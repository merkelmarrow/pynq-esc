==> flow/design.v <==
`timescale 1ns / 1ps
module six_step_commutator #(
    parameter integer PWM_BITS = 12,
    parameter integer PWM_TICKS = 4096  
    ) (
    input wire clk_ctrl, rst_ctrl,
    input wire run_en,
    input wire [PWM_BITS-1:0]pwm_ctr,
    input wire hall_1, hall_2, hall_3,
    input wire [PWM_BITS-1:0]duty,
    input wire dir,
    input wire brake,  
    input wire coast,  
    output reg inha, inla, inhb, inlb, inhc, inlc
    );
    (* ASYNC_REG = "TRUE" *) reg hall_1_q1; 
	   (* ASYNC_REG = "TRUE" *) reg hall_1_q2; 
	   always @(posedge clk_ctrl or posedge rst_ctrl) begin 
	       if (rst_ctrl) begin hall_1_q1 <= 1'b0; hall_1_q2 <= 1'b0; end 
	       else begin hall_1_q1 <= hall_1; hall_1_q2 <= hall_1_q1; end 
	   end 
	   wire hall_1_ctrl = hall_1_q2;
    (* ASYNC_REG = "TRUE" *) reg hall_2_q1; 
	   (* ASYNC_REG = "TRUE" *) reg hall_2_q2; 
	   always @(posedge clk_ctrl or posedge rst_ctrl) begin 
	       if (rst_ctrl) begin hall_2_q1 <= 1'b0; hall_2_q2 <= 1'b0; end 
	       else begin hall_2_q1 <= hall_2; hall_2_q2 <= hall_2_q1; end 
	   end 
	   wire hall_2_ctrl = hall_2_q2;
    (* ASYNC_REG = "TRUE" *) reg hall_3_q1; 
	   (* ASYNC_REG = "TRUE" *) reg hall_3_q2; 
	   always @(posedge clk_ctrl or posedge rst_ctrl) begin 
	       if (rst_ctrl) begin hall_3_q1 <= 1'b0; hall_3_q2 <= 1'b0; end 
	       else begin hall_3_q1 <= hall_3; hall_3_q2 <= hall_3_q1; end 
	   end 
	   wire hall_3_ctrl = hall_3_q2;
    wire [2:0]halls;
    assign halls = {hall_3_ctrl, hall_2_ctrl, hall_1_ctrl};
    reg [2:0]sec_raw;
    always @(*) begin
        case ({halls[2], halls[1], halls[0]})
            3'b001: sec_raw = 3'd0;  
            3'b101: sec_raw = 3'd1;  
            3'b100: sec_raw = 3'd2;  
            3'b110: sec_raw = 3'd3;  
            3'b010: sec_raw = 3'd4;  
            3'b011: sec_raw = 3'd5;  
            default: sec_raw = 3'd7;  
        endcase
    end
    wire [2:0]sector = (sec_raw == 3'd7) ? 3'd7 : (dir ? (3'd5 - sec_raw) : sec_raw);
    localparam [PWM_BITS-1:0]HALF_TICKS = (PWM_TICKS / 2);
    localparam [PWM_BITS-1:0]D_MAX = {PWM_BITS{1'b1}};  
    wire [PWM_BITS-1:0]duty_clamped = (duty > D_MAX) ? D_MAX : duty;
    wire [PWM_BITS-1:0]duty_half = (duty_clamped >> 1) + duty_clamped[0];
    reg [PWM_BITS-1:0]diff_to_mid;
    always @(*) begin
        if (pwm_ctr >= HALF_TICKS)
            diff_to_mid = pwm_ctr - HALF_TICKS;
        else
            diff_to_mid = HALF_TICKS - pwm_ctr;
    end
    wire pwm_active = (diff_to_mid < duty_half);
    always @(*) begin
        inha = 1'b0; inla = 1'b0;
        inhb = 1'b0; inlb = 1'b0;
        inhc = 1'b0; inlc = 1'b0;
        if (!run_en) begin
        end else if (coast) begin
        end else if (sector == 3'd7) begin
        end else if (brake) begin
            inla = 1'b1;
            inlb = 1'b1;
            inlc = 1'b1;
        end else begin
            case (sector)
                3'd0: begin
                    inha = pwm_active; inla = 1'b0;
                    inhb = 1'b0; inlb = 1'b1;
                    inhc = 1'b0; inlc = 1'b0;
                end 3'd1: begin
                    inha = pwm_active; inla = 1'b0;
                    inhb = 1'b0; inlb = 1'b0;
                    inhc = 1'b0; inlc = 1'b1;
                end 3'd2: begin
                    inha = 1'b0; inla = 1'b0;
                    inhb = pwm_active; inlb = 1'b0;
                    inhc = 1'b0; inlc = 1'b1;
                end 3'd3: begin
                    inha = 1'b0; inla = 1'b1;
                    inhb = pwm_active; inlb = 1'b0;
                    inhc = 1'b0; inlc = 1'b0;
                end 3'd4: begin
                    inha = 1'b0; inla = 1'b1;
                    inhb = 1'b0; inlb = 1'b0;
                    inhc = pwm_active; inlc = 1'b0;
                end 3'd5: begin
                    inha = 1'b0; inla = 1'b0;
                    inhb = 1'b0; inlb = 1'b1;
                    inhc = pwm_active; inlc = 1'b0;
                end 
            endcase
        end
    end
endmodule
Tool chain data of six_step_commutator
Tool output for the design above, in the order of the flow.
Lines are those of the file above, counted from 1.
Operators carry their Yosys type and port widths (W data, S select, Z words).
Cell names lack the library's common part.
{ "inputs": {"design": "six_step_commutator", "clock_port": "clk_ctrl", "library": "sky130hd", "lib_corner": "tt_025C_1v80"} }

After elaboration
Yosys after proc, flatten, opt, wreduce and memory -nomap, before mapping. Enables and synchronous resets that opt folds into registers are not counted as muxes. Memory bits, and registers merged into a memory's read port (data or address), are not among the register bits. Print and check cells are not counted. Equal cells are merged and count once.
{ "word_totals": {"register_bits": 6, "input_bits": 33, "output_inout_bits": 6, "elab_cells": 68} }
{ "op_classes": {"add_sub_neg": 4, "cmp": 3, "n_eq": 13, "muxes": 35, "n_reduce_logical": 7} }
{ "op_table": {"columns": ["cell", "count"], "rows": [
  ["$mux W1", 30],
  ["$mux W12", 2],
  ["$eq A3 B3 Y1 const B", 7],
  ["$pmux W3 S6", 1],
  ["$add A11 B1 Y12", 1],
  ["$sub A12 B12 Y12 const A", 1],
  ["$sub A12 B12 Y12 const B", 1],
  ["$lt A12 B12 Y1", 1],
  ["$ge A12 B12 Y1 const B", 1],
  ["$gt A12 B12 Y1 const B", 1],
  ["$reduce_or A2 Y1", 6],
  ["$eq A3 B2 Y1 const B", 4],
  ["$eq A3 B1 Y1 const B", 2],
  ["$mux W3", 2],
  ["$sub A3 B3 Y3 const A", 1],
  ["$logic_not A3 Y1", 1]
]} }

Longest topological paths
Longest topological path by Yosys (ltp), each cell counted once; first at word level (registers and memories cut), then after technology mapping (sequential cells cut; the memories' decode and read muxes count).
{ "depth": {"depth_word": 12, "abc_area": 0, "ltp_mapped": 11, "ltp_nobuf": 11} }

Synthesis result
Yosys stat after the flow's synthesis: flattened, memories mapped to cells. It holds for the ABC_AREA given above (unset counts as 0); a run with the other value may have another netlist.
{ "by_type": {"columns": ["cell", "count", "type_area_um2"], "rows": [
  ["ha_1", 15, 187.68],
  ["dfrtp_1", 6, 150.144],
  ["xor2_1", 12, 105.101],
  ["xnor2_1", 6, 52.55],
  ["nor2_1", 12, 45.043],
  ["nand3_1", 6, 30.029],
  ["inv_1", 7, 26.275],
  ["nand2_1", 7, 26.275],
  ["a21oi_1", 5, 25.024],
  ["nand2b_1", 4, 25.024],
  ["nor4_4", 1, 21.27],
  ["nor3_1", 4, 20.019],
  ["a31oi_1", 3, 18.768],
  ["and3_1", 3, 18.768],
  ["and4_1", 2, 17.517],
  ["a211oi_1", 2, 15.014],
  ["a21boi_0", 2, 15.014],
  ["and4bb_2", 1, 12.512]
]} }
Not listed: further types 18, cells in them 19.
{ "synth_totals": {"cells": 117, "synth_area_um2": 958.4, "seqArea_um2": 150.1, "ff_cells": 6, "buffers": 2} }

Path before layout
OpenSTA on the mapped netlist: ideal clock, no wires. The path of least setup slack (recovery checks aside). Input and output delay are each 20% of the period. Register names are those of the netlist, which keeps one name where synthesis merged equal registers.
{ "synth_path": {"path_kind": "input port to output port", "startpoint": "in pwm_ctr[0]", "endpoint": "out inhb", "tclk_ns": 7.7, "input_delay_ns": 1.540, "out_delay_ns": 1.540, "arrival_ns": 3.747, "required_ns": 6.160, "slack_ns": 2.413, "path_delay_ns": 2.207, "driving_pins": 11, "period_less_setup_slack_ns": 5.287} }
"path_delay_ns" is the arrival time less input delay plus setup time.
At an output port there is no setup time.
"driving_pins" counts driving pins, that of a launching flip-flop among them; a cell with two outputs on the path counts twice.
"period_less_setup_slack_ns" is the clock period less the worst setup slack; recovery checks do not enter. This is arithmetic on one report: input and output delays are still those of the set period (20% each).
Between the ends stands the longest chain of elaborated cells between them, by number of cells; it is not shown to be the way that was timed. Of several equally long chains one is given.
A line is the first line of the expression or statement that the cell stems from. Yosys adds cells for indexed reads and writes and turns some case tables into memories.
{ "synth_via": {"path_cell_list": "inv_1 ha_1 or3b_2 nor3_2 a31oi_1 xor2_1 ha_1 and3_1 o21ai_0 nand3_1 a211oi_1", "elab_chain_len": 8} }
{ "synth_lines": {"columns": ["item", "line_no", "text"], "rows": [
  ["from (decl)", 8, "input wire [PWM_BITS-1:0]pwm_ctr,"],
  ["$sub A12 B12 Y12", 61, "diff_to_mid = HALF_TICKS - pwm_ctr;"],
  ["$mux W12", 58, "if (pwm_ctr >= HALF_TICKS)"],
  ["$lt A12 B12 Y1", 63, "wire pwm_active = (diff_to_mid < duty_half);"],
  ["$mux W1", 76, "case (sector)"],
  ["$mux W1", 71, "end else if (brake) begin"],
  ["$mux W1", 70, "end else if (sector == 3'd7) begin"],
  ["$mux W1", 69, "end else if (coast) begin"],
  ["$mux W1", 68, "if (!run_en) begin"],
  ["to (decl)", 14, "output reg inha, inla, inhb, inlb, inhc, inlc"]
]} }

Path in the finished layout
Path of least setup slack in the final report of run A (OpenROAD, finished layout, wires in). Where an end is a register, its clock arrival counts in the times.
{ "layout_path": {"path_kind": "input port to output port", "startpoint": "in pwm_ctr[0]", "endpoint": "out inhb", "tclk_ns": 5.33, "input_delay_ns": 1.07, "out_delay_ns": 1.07, "arrival_ns": 3.43, "required_ns": 4.26, "slack_ns": 0.83, "driving_pins": 11} }
Between the ends stands the longest chain of elaborated cells between them, by number of cells; it is not shown to be the way that was timed. Of several equally long chains one is given.
{ "layout_via": {"path_cell_list": "buf_8 or4_4 nor4_4 nor2_1 xor2_1 ha_1 nand2_2 or3_4 o221ai_4 a211oi_2 buf_2", "elab_chain_len": 8} }
{ "layout_lines": {"columns": ["item", "line_no", "text"], "rows": [
  ["from (decl)", 8, "input wire [PWM_BITS-1:0]pwm_ctr,"],
  ["$sub A12 B12 Y12", 61, "diff_to_mid = HALF_TICKS - pwm_ctr;"],
  ["$mux W12", 58, "if (pwm_ctr >= HALF_TICKS)"],
  ["$lt A12 B12 Y1", 63, "wire pwm_active = (diff_to_mid < duty_half);"],
  ["$mux W1", 76, "case (sector)"],
  ["$mux W1", 71, "end else if (brake) begin"],
  ["$mux W1", 70, "end else if (sector == 3'd7) begin"],
  ["$mux W1", 69, "end else if (coast) begin"],
  ["$mux W1", 68, "if (!run_en) begin"],
  ["to (decl)", 14, "output reg inha, inla, inhb, inlb, inhc, inlc"]
]} }

Wiki page: six_step_commutator / flow data

Flow measurements of six_step_commutator on sky130hd: 2 stored runs with different settings, listed in no order. Input and output delays are each 20% of the period that was set; the output load is 0.01 pF.
By "clock period reached" is meant the clock period of the run minus its worst setup slack. This is arithmetic on one report: input and output delays are still those of the set period (20% each).
By "total power after layout" is meant OpenSTA's value without simulated activity: inputs other than the clock are taken to toggle once in ten clock periods, and the tool carries that through the logic.

==> run A: settings <==
{ "period_ns": 5.33, "CORE_UTILIZATION": 49, "SETUP_SLACK_MARGIN": 1.46, "PLACE_DENSITY_LB_ADDON": 0.23, "CELL_PAD_IN_SITES_GLOBAL_PLACEMENT": 0, "GPL_TIMING_DRIVEN": 1, "CTS_CLUSTER_DIAMETER": 200, "SLEW_MARGIN": 40, "MIN_ROUTING_LAYER": "met2", "CAP_MARGIN": 20, "CORE_MARGIN": 2 }
==> run A: results <==
worst setup slack after layout: 0.829 ns
standard-cell area of the final layout: 1,580.3 sq um
clock period reached: 4.501 ns
smallest hold slack: 0.338 ns
area inside the die boundary: 2,325.7 sq um
total power after layout: 217.1 uW
chip area in the Yosys report: 958.4 sq um

==> run B: settings <==
{ "period_ns": 6.28, "CAP_MARGIN": 20, "CORE_MARGIN": 2, "CORE_UTILIZATION": 40, "SLEW_MARGIN": 20 }
==> run B: results <==
worst setup slack after layout: 0.377 ns
standard-cell area of the final layout: 1,387.6 sq um
clock period reached: 5.903 ns
smallest hold slack: 0.346 ns
area inside the die boundary: 2,803.7 sq um
total power after layout: 150.9 uW
chip area in the Yosys report: 958.4 sq um
